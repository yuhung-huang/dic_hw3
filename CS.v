==> flow/design.v <==
`timescale 1ns/10ps
module CS(Y, X, reset, clk);
input clk, reset; 
input 	[7:0] X;
output 	[9:0] Y;
wire[8:0] flag;
reg [7:0]inputx[0:8];
integer i;
reg [11:0] accum;
wire  [12:0] sum;
wire[29:0] avg;
wire o_valid_11,o_valid_12,o_valid_13,o_valid_14,o_valid_21,o_valid_22,o_valid_31,
    o_valid_41;
wire [7:0] o_value_11,o_value_12,o_value_13,o_value_14,o_value_21,o_value_22,
            o_value_31,o_value_41;
always @(posedge clk or posedge reset) begin
    if(reset)begin
        for(i=0;i<9;i=i+1)begin
            inputx[i]<=8'b0;
        end
    end
    else begin
        inputx[0] <= X;
        for(i=0;i<8;i=i+1)begin
            inputx[i+1] <= inputx[i];
        end
    end    
end
always @(posedge clk or posedge reset)begin
    if(reset)begin
        accum <= 8'b0;
    end
    else begin
        accum <= accum + {4'b0,X} - {4'b0,inputx[8]};
    end
end
parameter one_nine = 18'b000111000111001000;
wire [29:0]a;
assign a = {4'b0,accum,14'b0}+{5'b0,accum,13'b0}+{6'b0,accum,12'b0}+{10'b0,accum,8'b0}+{11'b0,accum,7'b0}+{12'b0,accum,6'b0}+{15'b0,accum,3'b0};
assign avg = a>>18;
assign flag[0] = inputx[0] > avg[7:0];
assign flag[1] = inputx[1] > avg[7:0];
assign flag[2] = inputx[2] > avg[7:0];
assign flag[3] = inputx[3] > avg[7:0];
assign flag[4] = inputx[4] > avg[7:0];
assign flag[5] = inputx[5] > avg[7:0];
assign flag[6] = inputx[6] > avg[7:0];
assign flag[7] = inputx[7] > avg[7:0];
assign flag[8] = inputx[8] > avg[7:0];
Compare c11(flag[0],flag[1],inputx[0],inputx[1],o_valid_11,o_value_11);
Compare c12(flag[2],flag[3],inputx[2],inputx[3],o_valid_12,o_value_12);
Compare c13(flag[4],flag[5],inputx[4],inputx[5],o_valid_13,o_value_13);
Compare c14(flag[6],flag[7],inputx[6],inputx[7],o_valid_14,o_value_14);
Compare c21(o_valid_11,o_valid_12,o_value_11,o_value_12,o_valid_21,o_value_21);
Compare c22(o_valid_13,o_valid_14,o_value_13,o_value_14,o_valid_22,o_value_22);
Compare c31(o_valid_21,o_valid_22,o_value_21,o_value_22,o_valid_31,o_value_31);
Compare c41(o_valid_31,flag[8],o_value_31,inputx[8],o_valid_41,o_value_41);
wire [11:0]xappr9;
assign xappr9 = {1'b0,o_value_41,3'b0} + {4'b0,o_value_41};
assign sum = accum + xappr9;
assign Y = sum[12:3];
endmodule
module Compare (in_valid1,in_valid2,in_value1,in_value2,out_valid,out_value);
input in_valid1;
input in_valid2;
input [7:0]in_value1;
input [7:0]in_value2;
output reg out_valid;
output reg [7:0]out_value;
wire flag;
assign flag = in_value1 > in_value2;
always @(*) begin
    case({in_valid1,in_valid2})
        2'b00:begin
            out_valid = 1'b0;
            if(flag) out_value = in_value1;
            else out_value = in_value2;
        end
        2'b01:begin
            out_valid = 1'b0;
            out_value = in_value1;
        end
        2'b10:begin
            out_valid = 1'b0;
            out_value = in_value2;
        end
        default:begin
            out_valid = 1'b1;
            out_value = 8'bx;
        end
    endcase
end
endmodule
======== From RTL to reports: CS ========
Tool output for the design above, in the order of the flow.
Lines are those of the file above, counted from 1.
Cell names lack the library's common part.
The mark -- stands for no value.
inputs
  top module .............................. CS
  clock ................................... clk
  library ................................. sky130hd
  timing corner ........................... tt_025C_1v80

======== Elaborated design ========
Source: Yosys, flattened and elaborated. Widths are those after wreduce; folded enables and synchronous resets count as part of the registers. Registers that Yosys merges into a memory's read port (data or address) are not register bits. Print and check cells do not count. Equal cells are merged and count once.
bit counts
  register bits ........................... 84
  bits of input ports ..................... 10
  output and inout port bits .............. 10
  elaborated cells ........................ 91
operators by class
  $add $sub $neg .......................... 10
  $lt $le $gt $ge ......................... 17
  equal/unequal tests ..................... 16
  muxes and demuxes ....................... 23
  reduce/logical cells .................... 15
operators with widths
  operator                                                          count
  8-bit parallel mux with 3-bit select                              8
  8-bit greater-than comparator                                     17
  8-bit 2-to-1 mux                                                  8
  26-bit by 15-bit adder with 26-bit output                         1
  26-bit by 18-bit adder with 26-bit output                         1
  26-bit by 19-bit adder with 26-bit output                         1
  26-bit by 20-bit adder with 26-bit output                         1
  26-bit by 24-bit adder with 26-bit output                         1
  26-bit by 25-bit adder with 26-bit output                         1
  3-bit OR reduction                                                7
  2-bit by 1-bit == test with 1-bit output (second input constant)  8
  2-bit == test (second input constant)                             8
  2-bit zero test                                                   8
  12-bit by 12-bit adder with 13-bit output                         1
  11-bit by 8-bit adder with 12-bit output                          1
  12-bit by 8-bit adder with 12-bit output                          1
  12-bit by 8-bit subtractor with 12-bit output                     1
  1-bit 2-to-1 mux                                                  7

======== Logic depth ========
Longest topological path by Yosys (ltp), each cell counted once; first at word level (registers and memories cut), then after technology mapping (sequential cells cut; the memories' decode and read muxes count).
logic depth
  word-level depth ........................ 20
  ABC_AREA ................................ 0
  depth in mapped cells ................... 72
  gate-level depth less buffers ........... 70

======== After synthesis ========
The flow's flattened synthesis, as Yosys stat reports it; memories are mapped. The netlist is that of the ABC_AREA named above (0 if unset); the other value can give another one.
mapped netlist
  cells in the netlist .................... 1,051
  synthesis area .......................... 0.0099083 mm²
  sequential area ......................... 0.002102 mm²
  flip-flop cells ......................... 84
  buffers ................................. 14
cell types
  type      count  total area (µm²)
  ha_1      196    2.45E+03
  dfrtp_1   84     2.1E+03
  fa_1      46     920.883
  inv_1     180    675.648
  xnor2_1   54     472.954
  a21oi_1   69     345.331
  a22o_1    38     332.819
  a21o_1    27     202.694
  maj3_1    19     190.182
  mux2i_1   16     160.154
  nor2_1    42     157.651
  nand2_1   35     131.376
  o21ai_0   24     120.115
  nor2b_1   19     118.864
  a211o_1   13     113.859
  nand4_1   18     112.608
  a221oi_1  11     96.342
  o41a_1    7      78.826
Not listed: further types 53, cells in them 153.
By module: a second synthesis without flattening, with its own total; a netlist apart from the flattened one above.
second synthesis, totals
  cells (unflattened synthesis) ........... 1,066
  area (unflattened synthesis) ............ 0.0101673 mm²
Each row is one instance without its submodules.
modules
  module   instances  cells  area (mm²)  sequential area (mm²)
  CS       1          618    0.006784    0.002102
  Compare  8          56     0.0004229   0

======== Timing after synthesis ========
Source: OpenSTA report_checks on the synthesized netlist (no wires, ideal clock, input and output delay 20% of the period each), path of least setup slack; recovery checks are left aside. Register names are those of the netlist, which keeps one name where synthesis merged equal registers.
timing post-synthesis
  kind .................................... register -> output
  from .................................... register accum[7]
  to ...................................... output port Y[7]
  clock period ............................ 31,300 ps
  output delay ............................ 6,260 ps
  time at the first pin ................... 0 ps
  data arrival time ....................... 14,897 ps
  data required time ...................... 25,040 ps
  slack ................................... 10,143 ps
  delay of the path ....................... 14,897 ps
  driving pins on the path ................ 67
  buffers on the path ..................... 2
  synthesis period reached ................ 21,157 ps
"delay of the path" is the arrival time less input delay plus setup time.
At an output port there is no setup time.
"driving pins on the path" counts driving pins, that of a launching flip-flop among them; a cell with two outputs on the path counts twice.
"synthesis period reached" = period - worst setup slack (recovery checks aside). The figure is calculated, with input and output delays left at 20% of the set period.
Between the ends stands the longest chain of elaborated cells between them, by number of cells; it is not shown to be the way that was timed. Of several equally long chains one is given.
Each line given opens the expression or statement behind the cell; cells for indexed reads and writes are added by Yosys, which also makes memories of some case tables.
on the way, post-synthesis
  cell sequence ........................... dfrtp_1 -> fa_1 -> inv_1 -> fa_1 -> inv_1 -> fa_1 -> fa_1 -> ha_1 -> a21o_1 -> a211o_1 -> a41oi_2 -> o311ai_1 -> or4_4 -> a31oi_4 -> nor2b_1 -> nor2_1 -> nor2b_1 -> nor2_1 -> (+31 left out) -> o2bb2ai_1 -> ha_1 -> nand3_1 -> o21bai_1 -> a21oi_1 -> nand2b_1 -> o21a_1 -> o32a_1 -> o21ai_0 -> inv_1 -> fa_1 -> ha_1 -> a21o_1 -> a21oi_1 -> nor4b_1 -> a21oi_2 -> a21boi_1 -> xnor2_1
  cells in the longest elaborated chain ... 20
  elaborated cells between the ends (all ways) .. 71
  source lines of those cells ............. 15
  classes of those cells .................. add/sub: 8; compare: 13; eq/ne: 16; mux: 19; reduce/logical: 15
ends and longest elaborated chain, post-synthesis
  item                                       RTL line  text
  from (decl)                                9         reg [11:0] accum;
  from (assign)                              31        accum <= 8'b0;
  from (assign)                              34        accum <= accum + {4'b0,X} - {4'b0,inputx[8]};
  26-bit by 25-bit adder with 26-bit output  39        assign a = {4'b0,accum,14'b0}+{5'b0,accum,13'b0}+{6'b0,accum,12'b0}+{10'b0,accum,8'b0}+{11'b0,accum,7'b0}+{12' ...
  26-bit by 24-bit adder with 26-bit output  39
  26-bit by 20-bit adder with 26-bit output  39
  26-bit by 19-bit adder with 26-bit output  39
  26-bit by 18-bit adder with 26-bit output  39
  26-bit by 15-bit adder with 26-bit output  39
  8-bit greater-than comparator              42        assign flag[1] = inputx[1] > avg[7:0];
  (+6 left out)                              --
  8-bit 2-to-1 mux                           76        if(flag) out_value = in_value1;
  8-bit parallel mux with 3-bit select       73        case({in_valid1,in_valid2})
  8-bit greater-than comparator              71        assign flag = in_value1 > in_value2;
  8-bit 2-to-1 mux                           76
  8-bit parallel mux with 3-bit select       73
  11-bit by 8-bit adder with 12-bit output   59        assign xappr9 = {1'b0,o_value_41,3'b0} + {4'b0,o_value_41};
  12-bit by 12-bit adder with 13-bit output  60        assign sum = accum + xappr9;
  to (decl)                                  5         output [9:0] Y;

======== Timing after layout ========
Path of least setup slack in the final report of run A (OpenROAD, finished layout, wires in). Where an end is a register, its clock arrival counts in the times.
The report prints the path's times to 10 ps; the period is as set.
timing post-layout
  kind .................................... register -> output
  from .................................... register accum[7]
  to ...................................... output port Y[8]
  clock period ............................ 13,500 ps
  output delay ............................ 2,700 ps
  time at the first pin ................... 360 ps
  data arrival time ....................... 14,140 ps
  data required time ...................... 10,800 ps
  slack ................................... -3,340 ps
  driving pins on the path ................ 71
  buffers on the path ..................... 8
Between the ends stands the longest chain of elaborated cells between them, by number of cells; it is not shown to be the way that was timed. Of several equally long chains one is given.
on the way, post-layout
  cell sequence ........................... dfrtp_2 -> fa_1 -> inv_2 -> fa_1 -> inv_1 -> fa_1 -> fa_1 -> ha_4 -> a21o_1 -> a211o_1 -> a41oi_2 -> o311ai_2 -> or4_4 -> a31oi_4 -> nor2b_1 -> nor2_2 -> buf_4 -> xor2_4 -> (+35 left out) -> o22ai_1 -> o21bai_1 -> a21oi_2 -> nand2b_4 -> o21a_4 -> o32a_1 -> o21ai_1 -> inv_1 -> fa_1 -> ha_4 -> a21o_1 -> a21oi_2 -> nor4b_4 -> a21oi_2 -> buf_4 -> nand4bb_1 -> nand3_2 -> buf_6
  cells in the longest elaborated chain ... 20
  elaborated cells between the ends (all ways) .. 71
  source lines of those cells ............. 15
  classes of those cells .................. add/sub: 8; compare: 13; eq/ne: 16; mux: 19; reduce/logical: 15
ends and longest elaborated chain, post-layout
  item                                       RTL line  text
  from (decl)                                9         reg [11:0] accum;
  from (assign)                              31        accum <= 8'b0;
  from (assign)                              34        accum <= accum + {4'b0,X} - {4'b0,inputx[8]};
  26-bit by 25-bit adder with 26-bit output  39        assign a = {4'b0,accum,14'b0}+{5'b0,accum,13'b0}+{6'b0,accum,12'b0}+{10'b0,accum,8'b0}+{11'b0,accum,7'b0}+{12' ...
  26-bit by 24-bit adder with 26-bit output  39
  26-bit by 20-bit adder with 26-bit output  39
  26-bit by 19-bit adder with 26-bit output  39
  26-bit by 18-bit adder with 26-bit output  39
  26-bit by 15-bit adder with 26-bit output  39
  8-bit greater-than comparator              42        assign flag[1] = inputx[1] > avg[7:0];
  (+6 left out)                              --
  8-bit 2-to-1 mux                           76        if(flag) out_value = in_value1;
  8-bit parallel mux with 3-bit select       73        case({in_valid1,in_valid2})
  8-bit greater-than comparator              71        assign flag = in_value1 > in_value2;
  8-bit 2-to-1 mux                           76
  8-bit parallel mux with 3-bit select       73
  11-bit by 8-bit adder with 12-bit output   59        assign xappr9 = {1'b0,o_value_41,3'b0} + {4'b0,o_value_41};
  12-bit by 12-bit adder with 13-bit output  60        assign sum = accum + xappr9;
  to (decl)                                  5         output [9:0] Y;

Settings and measured results of 2 stored flow runs for module CS (sky130hd), not sorted in any way. The constraints put input and output delay at 20% of the set period each and load the outputs with 0.01 pF.
By "time on the worst setup path" is meant the share of the clock period that the worst setup path is allowed (20% is reserved at inputs, 20% at outputs), minus its slack. Clock arrival times at its registers enter into it.
"time on the worst setup path" is given in steps of 10 ps.

======== run A ========
==> flow/run.sh <==
#!/bin/bash
# the make line also repeats the synthesis and layout settings of config.mk as NAME=value (left out here)
make -C /OpenROAD-flow-scripts/flow DESIGN_CONFIG=/design/flow/config.mk WORK_HOME=/design/flow/orfs CLKGATE_MAP_FILE= finish
==> flow/config.mk <==
export PLATFORM = sky130hd
export DESIGN_NAME = CS
export DESIGN_NICKNAME = CS
export VERILOG_FILES = /design/flow/design.v
export SDC_FILE = /design/flow/constraint.sdc
export NUM_CORES = 4
export LEC_CHECK = 0
export ABC_AREA = 0
export CAP_MARGIN = 30
export CORE_ASPECT_RATIO = 1.11
export CORE_MARGIN = 2
export CORE_UTILIZATION = 37
export CTS_CLUSTER_DIAMETER = 358
export GPL_ROUTABILITY_DRIVEN = 1
export MAX_ROUTING_LAYER = met5
export PLACE_DENSITY = 0.64
export SETUP_SLACK_MARGIN = 2.19
export SLEW_MARGIN = 30
==> flow/constraint.sdc <==
create_clock -name core_clock -period 13.5 [get_ports {clk}]
set_input_delay 2.7000 -clock core_clock [delete_from_list [all_inputs] [get_ports {clk}]]
set_output_delay 2.7000 -clock core_clock [all_outputs]
set_load 0.01 [all_outputs]

-------- measured, run A --------
  chip area in the Yosys report ........... 0.0099083 mm²
  overall die area ........................ 0.0281065 mm²
  area of the standard cells in the finished layout .. 0.0136043 mm²
  smallest setup slack .................... -3,338 ps
  sum of negative setup slack ............. -31,622 ps
  worst-case hold slack ................... 423 ps
  time on the worst setup path ............ 14,140 ps
  worst setup path type ................... register -> output

======== run B ========
==> flow/run.sh <==
#!/bin/bash
# the make line also repeats the synthesis and layout settings of config.mk as NAME=value (left out here)
make -C /OpenROAD-flow-scripts/flow DESIGN_CONFIG=/design/flow/config.mk WORK_HOME=/design/flow/orfs CLKGATE_MAP_FILE= finish
==> flow/config.mk <==
export PLATFORM = sky130hd
export DESIGN_NAME = CS
export DESIGN_NICKNAME = CS
export VERILOG_FILES = /design/flow/design.v
export SDC_FILE = /design/flow/constraint.sdc
export NUM_CORES = 4
export LEC_CHECK = 0
export CAP_MARGIN = 20
export CELL_PAD_IN_SITES_DETAIL_PLACEMENT = 0
export CORE_MARGIN = 2
export CORE_UTILIZATION = 35
export GPL_TIMING_DRIVEN = 0
export HOLD_SLACK_MARGIN = 0.18
export PLACE_DENSITY = 0.94
export SLEW_MARGIN = 10
==> flow/constraint.sdc <==
create_clock -name core_clock -period 11.9 [get_ports {clk}]
set_input_delay 2.3800 -clock core_clock [delete_from_list [all_inputs] [get_ports {clk}]]
set_output_delay 2.3800 -clock core_clock [all_outputs]
set_load 0.01 [all_outputs]

-------- measured, run B --------
  chip area in the Yosys report ........... 0.0099083 mm²
  overall die area ........................ 0.0296718 mm²
  area of the standard cells in the finished layout .. 0.0122543 mm²
  smallest setup slack .................... -5,515 ps
  sum of negative setup slack ............. -52,707 ps
  worst-case hold slack ................... 412 ps
  time on the worst setup path ............ 15,040 ps
  worst setup path type ................... register -> output
